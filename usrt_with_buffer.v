==> flow/design.v <==
module buffer_rx(CLOCK, RESET, READ, Rx_Data_In, Rx_Data_Out);
input CLOCK, RESET, READ;
input [7:0] Rx_Data_In;
output [7:0] Rx_Data_Out;
reg [7:0] buffer;
always @(posedge CLOCK)
	begin
		if (RESET)
			buffer = 8'h00;
		else if (READ)
			buffer = Rx_Data_In;
		else
			buffer = buffer;
	end
assign 	Rx_Data_Out = buffer;
endmodule
module buffer_tx(CLOCK, RESET, LOAD, Tx_Data_In, Tx_Data_Out);
input CLOCK, RESET, LOAD;
input [7:0] Tx_Data_In;
output [7:0] Tx_Data_Out;
reg [7:0] buffer;
always @(posedge CLOCK)
	begin
		if (RESET)
			buffer = 8'h00;
		else if (LOAD)
			buffer = Tx_Data_In;
		else
			buffer = buffer;
	end
assign 	Tx_Data_Out = buffer;	
endmodule
module  usrt_rx (CLOCK, RESET, SI, NINTI, Rx_Data);
input CLOCK, RESET;  
input SI;
output NINTI;  
output [7:0] Rx_Data; 
localparam [1:0]
idle = 2'b00,  
start = 2'b01,  
data = 2'b10,  
stop = 2'b11;
reg [1:0] state_reg; 
reg [3:0] n_reg; 
reg [7:0] b_reg;
reg NINTI_TEMP; 
always @(posedge CLOCK)
begin
if (RESET)
	begin
		state_reg = idle; 
		n_reg = 0;
		b_reg = 0;
		NINTI_TEMP = 1'b1;
	end
else
	begin 
	case (state_reg) 
		idle:
			begin
				if (~SI)
				state_reg = start;
			end
		start:
			begin
				state_reg = data;  
				n_reg = 0;
				NINTI_TEMP = 1'b0;
				b_reg = {SI, b_reg [7:1]};
			end
		data:
			begin
					if (n_reg == 7)
						begin
						state_reg = stop; 
						NINTI_TEMP = 1'b1;
						end
					else 
						begin
						b_reg = {SI, b_reg [7:1]}; 
						n_reg = n_reg + 1; 
						end
			end	
		stop:
			begin 
				state_reg = idle;
			end
		default:
			begin
				state_reg = idle; 
				n_reg = 0;
				b_reg = 0;
				NINTI_TEMP = 1'b1;
			end
	endcase   
	end 
end 
assign Rx_Data = b_reg;  
assign NINTI = NINTI_TEMP;
endmodule
module usrt_tx(CLOCK, RESET, SEND, Tx_Data, NINTO, SO); 
input CLOCK, RESET;  
input SEND;
input [7:0] Tx_Data;  
output NINTO;
output SO;
localparam [1:0] 
idle = 2'b00,  
start = 2'b01,  
data = 2'b10,  
stop = 2'b11;  
reg [1:0] state_reg;   
reg [2:0] n_reg;  
reg [7:0] b_reg;  
reg SO_reg; 
reg NINTO_TEMP;
always @(posedge CLOCK)  
begin 
if (RESET)  
	begin  
		state_reg = idle;   
		n_reg = 0;  
		b_reg = 0;  
		SO_reg = 1'b1;
		NINTO_TEMP = 1'b0;  
	end 
else  
	begin  
	case (state_reg)  
		idle: 
			begin  
				SO_reg = 1'b1;
				NINTO_TEMP = 1'b0;   
				if (SEND)  
					begin  
						state_reg = start;    
						b_reg = Tx_Data;  
					end
			end 
		start: 
			begin  
				SO_reg = 1'b0;   
				state_reg = data;  
				n_reg = 0;
				NINTO_TEMP = 1'b1;  
			end 
		data:  
			begin  
				SO_reg = b_reg[0];
				b_reg = b_reg >> 1;  
				if (n_reg==7) 
					state_reg = stop;
				else  
					n_reg = n_reg + 1; 
			end 
		stop: 
			begin  
				SO_reg = 1'b1;  
				state_reg = idle;  
			end
		default:
			begin
			state_reg = idle;   
			n_reg = 0;  
			b_reg = 0;  
			SO_reg = 1'b1;
			NINTO_TEMP = 1'b0;
			end
	endcase  
	end
end 
assign SO = SO_reg;
assign NINTO = NINTO_TEMP;
endmodule
module usrt_with_buffer(CLOCK, RESET, SEND, LOAD, READ, Tx_Data_In, Rx_Data_Out, NINTO, NINTI);
input CLOCK, RESET, SEND, LOAD, READ;
input [7:0] Tx_Data_In;
output NINTO, NINTI;
output [7:0] Rx_Data_Out;
wire [7:0] Tx_Data_Out, Rx_Data_In;
buffer_tx inst_buffer_tx(CLOCK, RESET, LOAD, Tx_Data_In, Tx_Data_Out);
usrt_without_buffer inst_usrt_without_buffer(CLOCK, RESET, SEND, Tx_Data_Out, Rx_Data_In, NINTO, NINTI);
buffer_rx inst_buffer_rx(CLOCK, RESET, READ, Rx_Data_In, Rx_Data_Out);
endmodule
module usrt_without_buffer(CLOCK, RESET, SEND, Tx_Data, Rx_Data, NINTO, NINTI);
input CLOCK, RESET, SEND;
input [7:0] Tx_Data;
output [7:0] Rx_Data;
output NINTO, NINTI;
wire SO;
usrt_tx inst_usrt_tx(CLOCK, RESET, SEND, Tx_Data, NINTO, SO);
usrt_rx inst_usrt_rx(CLOCK, RESET, SO, NINTI, Rx_Data);
endmodule
Tool chain data of usrt_with_buffer
The steps from the RTL of usrt_with_buffer to its reports follow in flow order. Lines are those of the file above, counted from 1. Operators carry their Yosys type and port widths (W data, S select, Z words). Library cell names are shortened. The mark - stands for no value.

Design top: usrt_with_buffer. Clock port: CLOCK. Standard-cell library: sky130hd. Library corner: tt_025C_1v80.

Word level
Yosys after proc, flatten, opt, wreduce and memory -nomap, before mapping. Memory bits, and registers merged into a memory's read port (data or address), are not among the register bits. Print and check cells are not counted. Equal cells are merged and count once.

The figure for bits in registers is 46. Under input bits stands 13. Under word-level cells stands 60.

The entry for add/subtract/negate cells reads 2. The figure for equality and inequality tests is 14. For mux-type cells the number is 18. The entry for bitwise gates (word level) reads 3. Under reductions and logical operators stands 12.

Operators with widths (number): $pmux W8 S2 (2); $pmux W2 S4 (2); $mux W8 (2); $ne A2 B2 Y1 const B (6); $reduce_and A2 Y1 (6); $eq A2 B2 Y1 const B (4); $reduce_or A2 Y1 (4); $pmux W4 S2 (1); $mux W2 (4); $pmux W3 S2 (1); $eq A2 B1 Y1 const B (2); $logic_not A2 Y1 (2); $add A4 B1 Y4 const B (1); $eq A4 B3 Y1 const B (1); $mux W4 (1); $pmux W1 S2 (2); $not A1 Y1 (3); $add A3 B1 Y3 const B (1); $eq A3 B3 Y1 const B (1); $pmux W1 S3 (1); $mux W3 (1); $mux W1 (1).

Depth
Depth = most cells in a row (Yosys ltp): at word level without a register or memory, in the mapped netlist without a sequential cell, where the memories' decode and read muxes count.

Depth in word-level cells: 4. The figure for ABC_AREA is 0. The entry for depth in mapped cells reads 5.

Netlist
The flow's flattened synthesis, as Yosys stat reports it; memories are mapped. The netlist is that of the ABC_AREA named above (0 if unset); the other value can give another one. The area totals of this step are shown rounded.

Cells by type: dfxtp_1 (number 50, total area 1000.96 um^2); mux2i_1 (number 32, total area 320.307 um^2); nor2_1 (number 25, total area 93.84 um^2); a21oi_1 (number 13, total area 65.062 um^2); nand2b_1 (number 10, total area 62.56 um^2); a211oi_1 (number 8, total area 60.058 um^2); ha_1 (number 3, total area 37.536 um^2); buf_2 (number 6, total area 30.029 um^2); nand2_1 (number 6, total area 22.522 um^2); a31oi_4 (number 1, total area 21.27 um^2); a31oi_1 (number 3, total area 18.768 um^2); clkbuf_1 (number 5, total area 18.768 um^2); a31o_4 (number 1, total area 17.517 um^2); and3b_1 (number 2, total area 17.517 um^2); nand4b_1 (number 2, total area 17.517 um^2); a22oi_1 (number 2, total area 15.014 um^2); nand3_1 (number 3, total area 15.014 um^2); nand3b_1 (number 2, total area 15.014 um^2).

Other cell types: 19; their cells: 22.

Mapped cells: 196. Under chip area (Yosys) stands 2000 um^2. For sequential part of the area the number is 1000 um^2. The figure for flip-flops is 50.

By module: a second synthesis without flattening, with its own total; a netlist apart from the flattened one above.

For cells (unflattened synthesis) the number is 197. Area (unflattened synthesis): 2000 um^2.

Rows give one instance, submodules left out.

Modules: usrt_tx (instances 1, cells 73, area 760 um^2, sequential area 340 um^2); usrt_rx (instances 1, cells 72, area 710 um^2, sequential area 340 um^2); buffer_rx (instances 1, cells 26, area 290 um^2, sequential area 160 um^2); buffer_tx (instances 1, cells 26, area 290 um^2, sequential area 160 um^2); usrt_with_buffer (instances 1, cells 0, area 0.0 um^2, sequential area 0.0 um^2); usrt_without_buffer (instances 1, cells 0, area 0.0 um^2, sequential area 0.0 um^2).

Timing after synthesis
OpenSTA on the mapped netlist: ideal clock, no wires. The path of least setup slack (recovery checks aside). Input and output delay are each 20% of the period. Register names are those of the netlist, which keeps one name where synthesis merged equal registers.

Path kind: register to register. From: reg inst_usrt_without_buffer.inst_usrt_tx.n_reg[0]. To: reg inst_usrt_without_buffer.inst_usrt_tx.n_reg[2]. The entry for period reads 1360 ps. The figure for launch time at the first pin is 0 ps. The figure for arrival time is 1242 ps. The entry for path slack reads -10 ps. The figure for delay of the path is 1370 ps. Driving pins on the path: 6. For path buffers the number is 0. The figure for synthesis period reached is 1370 ps.

"delay of the path" = arrival - input delay + setup time. "driving pins on the path" counts driving pins, that of a launching flip-flop among them; a cell with two outputs on the path counts twice. "synthesis period reached" = period - worst setup slack (recovery checks aside). The figure is calculated, with input and output delays left at 20% of the set period. The rows between start and end are the longest chain of elaborated cells between them; the timing report does not say that the signal goes this way. Where chains are equally long, one stands for them. Each line given opens the expression or statement behind the cell; cells for indexed reads and writes are added by Yosys, which also makes memories of some case tables. A register here has more assigning lines than the two given.

Cell sequence: dfxtp_1 > ha_1 > ha_1 > a211o_1 > a22oi_1 > nor2_1. The entry for length of the longest elaborated chain reads 3. The entry for elaborated cells on any way between the ends reads 6.

Ends and longest elaborated chain, post-synthesis: start, declared (RTL line 113) `reg [2:0] n_reg;`; start, assigned (RTL line 122) `n_reg = 0;`; start, assigned (RTL line 154) `n_reg = n_reg + 1;`; $add A3 B1 Y3 (RTL line 154); $mux W3 (RTL line 151) `if (n_reg==7)`; $pmux W3 S2 (RTL line 129) `case (state_reg)`; end, assigned (RTL line 122); end, assigned (RTL line 154); end, declared (RTL line 113).

Path in the finished layout
From the final timing report of run B: the path of least setup slack in the routed layout; clock arrival at registers is part of the times. The report prints the path's times to 10 ps; the period is as set.

Path kind: register to output. From: reg inst_buffer_rx.buffer[0]. To: out Rx_Data_Out[0]. The entry for period reads 2090 ps. Under external output delay stands 420 ps. The figure for launch time at the first pin is 300 ps. The figure for arrival time is 1180 ps. The entry for path slack reads 490 ps. Driving pins on the path: 2. For path buffers the number is 1.

A register here has more assigning lines than the two given.

Cell sequence: dfxtp_1 > clkdlybuf4s50_1. The entry for length of the longest elaborated chain reads 0. The entry for elaborated cells on any way between the ends reads 0.

Ends and longest elaborated chain, post-layout: start, declared (RTL line 5) `reg [7:0] buffer;`; start, assigned (RTL line 11) `buffer = Rx_Data_In;`; start, assigned (RTL line 13) `buffer = buffer;`; end, declared (RTL line 179) `output [7:0] Rx_Data_Out;`.

# Flow runs of usrt_with_buffer

Measured results for usrt_with_buffer: 2 stored runs of the Yosys and OpenROAD flow on sky130hd. The settings differ; the order carries no meaning. The constraints put input and output delay at 20% of the set period each and load the outputs with 0.01 pF. "period achieved" means the clock period less the worst setup slack. The figure is calculated, with input and output delays left at 20% of the set period. By "worst path time" is meant the share of the clock period that the worst setup path is allowed (20% is reserved at inputs, 20% at outputs), minus its slack. Clock arrival times at its registers enter into it. "total design power" is the tool's figure for a default switching activity; nothing was simulated. "worst path time" is given in steps of 10 ps. The results are shown rounded.

Run A has these settings: period_ns 1.15; CORE_UTILIZATION 70; SETUP_SLACK_MARGIN 0.16; PLACE_DENSITY 0.85; CORE_MARGIN 8; CELL_PAD_IN_SITES_GLOBAL_PLACEMENT 3; CELL_PAD_IN_SITES_DETAIL_PLACEMENT 2; GPL_TIMING_DRIVEN 1; GPL_ROUTABILITY_DRIVEN 0; SLEW_MARGIN 0; MIN_ROUTING_LAYER met2; MAX_ROUTING_LAYER met5; CAP_MARGIN 20. Outcome: incomplete, placement halted on GPL-0301.

Run B has these settings: period_ns 2.09; CAP_MARGIN 20; CORE_MARGIN 2; CORE_UTILIZATION 40; SLEW_MARGIN 20. The measured utilization after layout is 49 %. The total design power stands at 1.7 mW. The die footprint reads 5600 um^2. For the synthesis area the run shows 2000 um^2. The worst setup slack after layout reads 490 ps. For the final setup TNS the run shows 0 ps. The period achieved comes to 1599 ps. For the final worst hold slack the run shows 470 ps. The standard-cell area after routing stands at 2400 um^2. The worst path time stands at 1180 ps. Worst path kind: register to output.
